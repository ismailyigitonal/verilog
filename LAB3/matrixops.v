==> flow/design.v <==
module matrixops (
  input            clk,
  input            rst,
  input            enter,
  input      [1:0] X,
  input      [1:0] Y,
  output reg       Z
);
  parameter S0 = 2'b00;  
  parameter S1 = 2'b01;  
  parameter S2 = 2'b10;  
  parameter S3 = 2'b11;  
  reg [1:0] cState;  
  reg matrix [3:0][3:0];  
  reg [2:0] input_count;  
  integer i, j;  
  reg other_Z;
  always @(posedge clk or posedge rst) 
  begin
    if (rst)  
    begin
      for (i = 0; i < 4; i = i + 1) begin
        for (j = 0; j < 4; j = j + 1) begin
          matrix[i][j] <= 0;  
        end
      end
      input_count <= 0;  
      Z <= 0; 
      other_Z <= 0; 
      cState <= S0;  
    end  
    else 
    begin
      if (cState == S0) 
      begin
        if (enter) 
          cState <= S1;  
      end 
      else if (cState == S1) 
      begin
        cState <= S2;
      end   
      else if (cState == S2) 
      begin
        if (input_count == 4 && enter) 
        begin
          matrix[Y][X] <= 1;
          input_count <= input_count + 1;
          cState <= S3; 
        end  
        else if (enter) 
        begin
          matrix[Y][X] <= 1; 
          input_count <= input_count + 1;  
        end
      end 
      else if (cState == S3) 
      begin
        if (rst) 
        begin
          Z <= 0;
          other_Z <= 0;
        end  
        else if (enter) 
        begin
          other_Z <= matrix[Y][X];  
        end
        Z <= other_Z;
      end
    end
  end
endmodule
From RTL to reports: matrixops --
The steps from the RTL of matrixops to its reports follow in flow order. Line numbers count from 1 in the design file above. Operators carry their Yosys type and port widths (W data, S select, Z words). Cell names lack the library's common part. The mark -- stands for no value.
Set-up: design top matrixops, clock clk, standard-cell library sky130hd, library corner tt_025C_1v80

Elaborated design --
Source: Yosys, flattened and elaborated. Widths are those after wreduce. Registers that Yosys merges into a memory's read port (data or address) are not register bits. Print and check cells do not count. Equal cells are merged and count once.
Word-level totals: register bits after elaboration 23, bits of input ports 7, output and inout port bits 1
Cells by class: add/sub/neg operators 4, muxes and demuxes 58, equal/unequal tests 20, reduce/logical cells 11, bitwise logic cells 3
Operator list (number):
- $mux W1 | 50
- $eq A4 B4 Y1 const B | 8
- $eq A4 B3 Y1 const B | 4
- $pmux W1 S16 | 1
- $mux W2 | 5
- $eq A4 B2 Y1 const B | 2
- $reduce_and A4 Y1 | 2
- $reduce_bool A3 Y1 | 2
- $mux W3 | 2
- $reduce_and A5 Y1 | 1
- $eq A2 B2 Y1 const B | 2
- $reduce_bool A2 Y1 | 2
- $eq A4 B1 Y1 const B | 1
- $add A4 B3 Y4 | 1
- $logic_not A4 Y1 | 1
- $not A1 Y1 | 3
- $sub A2 B2 Y3 const A | 1
- $add A3 B1 Y3 const B | 1
- $eq A3 B3 Y1 const B | 1
- $reduce_and A3 Y1 | 1
- $eq A2 B1 Y1 const B | 1
- $sub A2 B2 Y2 const A | 1
- $ne A2 B2 Y1 const B | 1
- $logic_not A2 Y1 | 1
- $logic_and A1 B1 Y1 | 1

Depth --
Longest topological path by Yosys (ltp), each cell counted once; first at word level (registers and memories cut), then after technology mapping (sequential cells cut; the memories' decode and read muxes count).
Logic depth: depth in word-level cells 6, ABC_AREA 0, mapped depth 6, depth with buffers taken out 5

Mapped cells and area --
Yosys stat after the flow's synthesis: flattened, memories mapped to cells. It holds for the ABC_AREA given above (unset counts as 0); a run with the other value may have another netlist.
Mapped netlist: area of sequential cells 626.9 µm², flip-flop cells 25, standard cells after synthesis 104, mapped area 1183.6 µm², buffers 5
Cell types (number):
- dfrtp_1 | 24
- o21bai_1 | 11
- nand2_1 | 8
- dfstp_2 | 1
- inv_1 | 7
- buf_2 | 5
- ha_1 | 2
- nand3_1 | 5
- nor4b_4 | 1
- a21o_1 | 3
- a41o_1 | 2
- mux2i_1 | 2
- a311oi_1 | 2
- a31o_2 | 2
- o221ai_1 | 2
- xnor2_1 | 2
- nor3_4 | 1
- o21ai_0 | 3
Not listed: further types 18, cells in them 21.

Timing after synthesis --
Path of least setup slack by OpenSTA after synthesis, without wires, with an ideal clock, recovery checks aside; 20% of the period is set as input and as output delay. Where synthesis merged equal registers, the netlist keeps one of their names.
Timing post-synthesis: path type in2reg, from in X[1], to reg other_Z, arrival 1.420 ns, data required time 2.622 ns, library setup time 0.128 ns, path delay 0.998 ns, clock period 2.75 ns, stages on the path 6, external input delay 0.550 ns, setup slack 1.203 ns, synthesis period reached 1.547 ns
"path delay" is the arrival time less input delay plus setup time. "stages on the path": output pins that drive a net of the path, with the launching flip-flop's if there is one; two outputs of one cell count as two. "synthesis period reached" = period - worst setup slack (recovery checks aside). The figure is calculated, with input and output delays left at 20% of the set period. Between the ends stands the longest chain of elaborated cells between them, by number of cells; it is not shown to be the way that was timed. Of several equally long chains one is given. A line is the first line of the expression or statement that the cell stems from. Yosys adds cells for indexed reads and writes and turns some case tables into memories. A register here has more assigning lines than the two given.
On the way, post-synthesis: cell sequence buf_2 > nor4bb_1 > a311oi_1 > a31oi_1 > a311oi_1 > a21oi_1, length of the longest elaborated chain 6, elaborated cells on any way between the ends 21, those cells by class add/sub (2); eq/ne (15); mux (3); reduce/logical (1)
RTL lines, path post-synthesis:
- start: declaration | RTL line 5 | input      [1:0] X,
- $sub A2 B2 Y3 | RTL line 66 | other_Z <= matrix[Y][X];
- $add A4 B3 Y4 | RTL line 66
- $eq A4 B4 Y1 | RTL line 66
- $pmux W1 S16 | RTL line 66
- $mux W1 | RTL line 64 | else if (enter)
- $mux W1 | RTL line 59 | if (rst)
- end: assignment | RTL line 62 | other_Z <= 0;
- end: assignment | RTL line 66
- end: declaration | RTL line 17 | reg other_Z;

Path in the finished layout --
From the final timing report of flow run 2: the path of least setup slack in the routed layout; clock arrival at registers is part of the times.
Timing post-layout: path type in2reg, from in X[1], to reg other_Z, setup slack -0.28 ns, data required time 1.47 ns, library setup time 0.07 ns, arrival 1.75 ns, clock period 1.22 ns, external input delay 0.24 ns, stages on the path 6
Between the ends stands the longest chain of elaborated cells between them, by number of cells; it is not shown to be the way that was timed. Of several equally long chains one is given. A register here has more assigning lines than the two given.
On the way, post-layout: cell sequence clkdlybuf4s50_1 > nor4bb_1 > a311oi_1 > a31oi_1 > a311oi_2 > a21oi_1, length of the longest elaborated chain 6, elaborated cells on any way between the ends 21, those cells by class add/sub (2); eq/ne (15); mux (3); reduce/logical (1)
RTL lines, path post-layout:
- start: declaration | RTL line 5 | input      [1:0] X,
- $sub A2 B2 Y3 | RTL line 66 | other_Z <= matrix[Y][X];
- $add A4 B3 Y4 | RTL line 66
- $eq A4 B4 Y1 | RTL line 66
- $pmux W1 S16 | RTL line 66
- $mux W1 | RTL line 64 | else if (enter)
- $mux W1 | RTL line 59 | if (rst)
- end: assignment | RTL line 62 | other_Z <= 0;
- end: assignment | RTL line 66
- end: declaration | RTL line 17 | reg other_Z;

Appendix: measured runs

Below are 2 stored runs of the flow (Yosys, OpenROAD; platform sky130hd) on matrixops, each with its settings and what was measured, unordered. Constraints: input delay and output delay 20% of the set period each, output load 0.01 pF.
"clock period reached" means the clock period less the worst setup slack. The figure is calculated, with input and output delays left at 20% of the set period.
"time of the worst setup path" means the part of the period allowed to the worst setup path (the constraints hold back 20% at inputs and 20% at outputs) less its slack; where the path has registers, the arrival times of their clocks count too.
"total power after layout" rests on the timing tool's default activity at the inputs, not on a simulated workload.

[flow run 1] flow files
==> flow/run.sh <==
#!/bin/bash
# the make line also repeats the synthesis and layout settings of config.mk as NAME=value (left out here)
make -C /OpenROAD-flow-scripts/flow DESIGN_CONFIG=/design/flow/config.mk WORK_HOME=/design/flow/orfs CLKGATE_MAP_FILE= finish
==> flow/config.mk <==
export PLATFORM = sky130hd
export DESIGN_NAME = matrixops
export DESIGN_NICKNAME = matrixops
export VERILOG_FILES = /design/flow/design.v
export SDC_FILE = /design/flow/constraint.sdc
export NUM_CORES = 4
export LEC_CHECK = 0
export CAP_MARGIN = 15
export CELL_PAD_IN_SITES_DETAIL_PLACEMENT = 1
export CORE_MARGIN = 2
export CORE_UTILIZATION = 70
export CTS_CLUSTER_DIAMETER = 214
export CTS_CLUSTER_SIZE = 51
export MIN_ROUTING_LAYER = met1
export PLACE_DENSITY_LB_ADDON = 0.03
export SETUP_SLACK_MARGIN = 0.04
export SLEW_MARGIN = 20
export TNS_END_PERCENT = 80
==> flow/constraint.sdc <==
create_clock -name core_clock -period 2.65 [get_ports {clk}]
set_input_delay 0.5300 -clock core_clock [delete_from_list [all_inputs] [get_ports {clk}]]
set_output_delay 0.5300 -clock core_clock [all_outputs]
set_load 0.01 [all_outputs]

[flow run 1] result: did not finish, placement stopped with DPL-0033

[flow run 2] flow files
==> flow/run.sh <==
#!/bin/bash
# the make line also repeats the synthesis and layout settings of config.mk as NAME=value (left out here)
make -C /OpenROAD-flow-scripts/flow DESIGN_CONFIG=/design/flow/config.mk WORK_HOME=/design/flow/orfs CLKGATE_MAP_FILE= finish
==> flow/config.mk <==
export PLATFORM = sky130hd
export DESIGN_NAME = matrixops
export DESIGN_NICKNAME = matrixops
export VERILOG_FILES = /design/flow/design.v
export SDC_FILE = /design/flow/constraint.sdc
export NUM_CORES = 4
export LEC_CHECK = 0
export ABC_AREA = 0
export CAP_MARGIN = 20
export CORE_MARGIN = 2
export CORE_UTILIZATION = 45
export GPL_ROUTABILITY_DRIVEN = 1
export MIN_ROUTING_LAYER = met2
export PLACE_DENSITY_LB_ADDON = 0.15
export SLEW_MARGIN = 20
==> flow/constraint.sdc <==
create_clock -name core_clock -period 1.22 [get_ports {clk}]
set_input_delay 0.2440 -clock core_clock [delete_from_list [all_inputs] [get_ports {clk}]]
set_output_delay 0.2440 -clock core_clock [all_outputs]
set_load 0.01 [all_outputs]

[flow run 2] result: clock period reached 1.501 ns; die footprint 3056.4 µm²; time of the worst setup path 1.26 ns; type of the worst setup path in2reg; smallest setup slack -0.281 ns; utilization 0.626; total power after layout 0.001344 W; synthesized cell area 1183.6 µm²
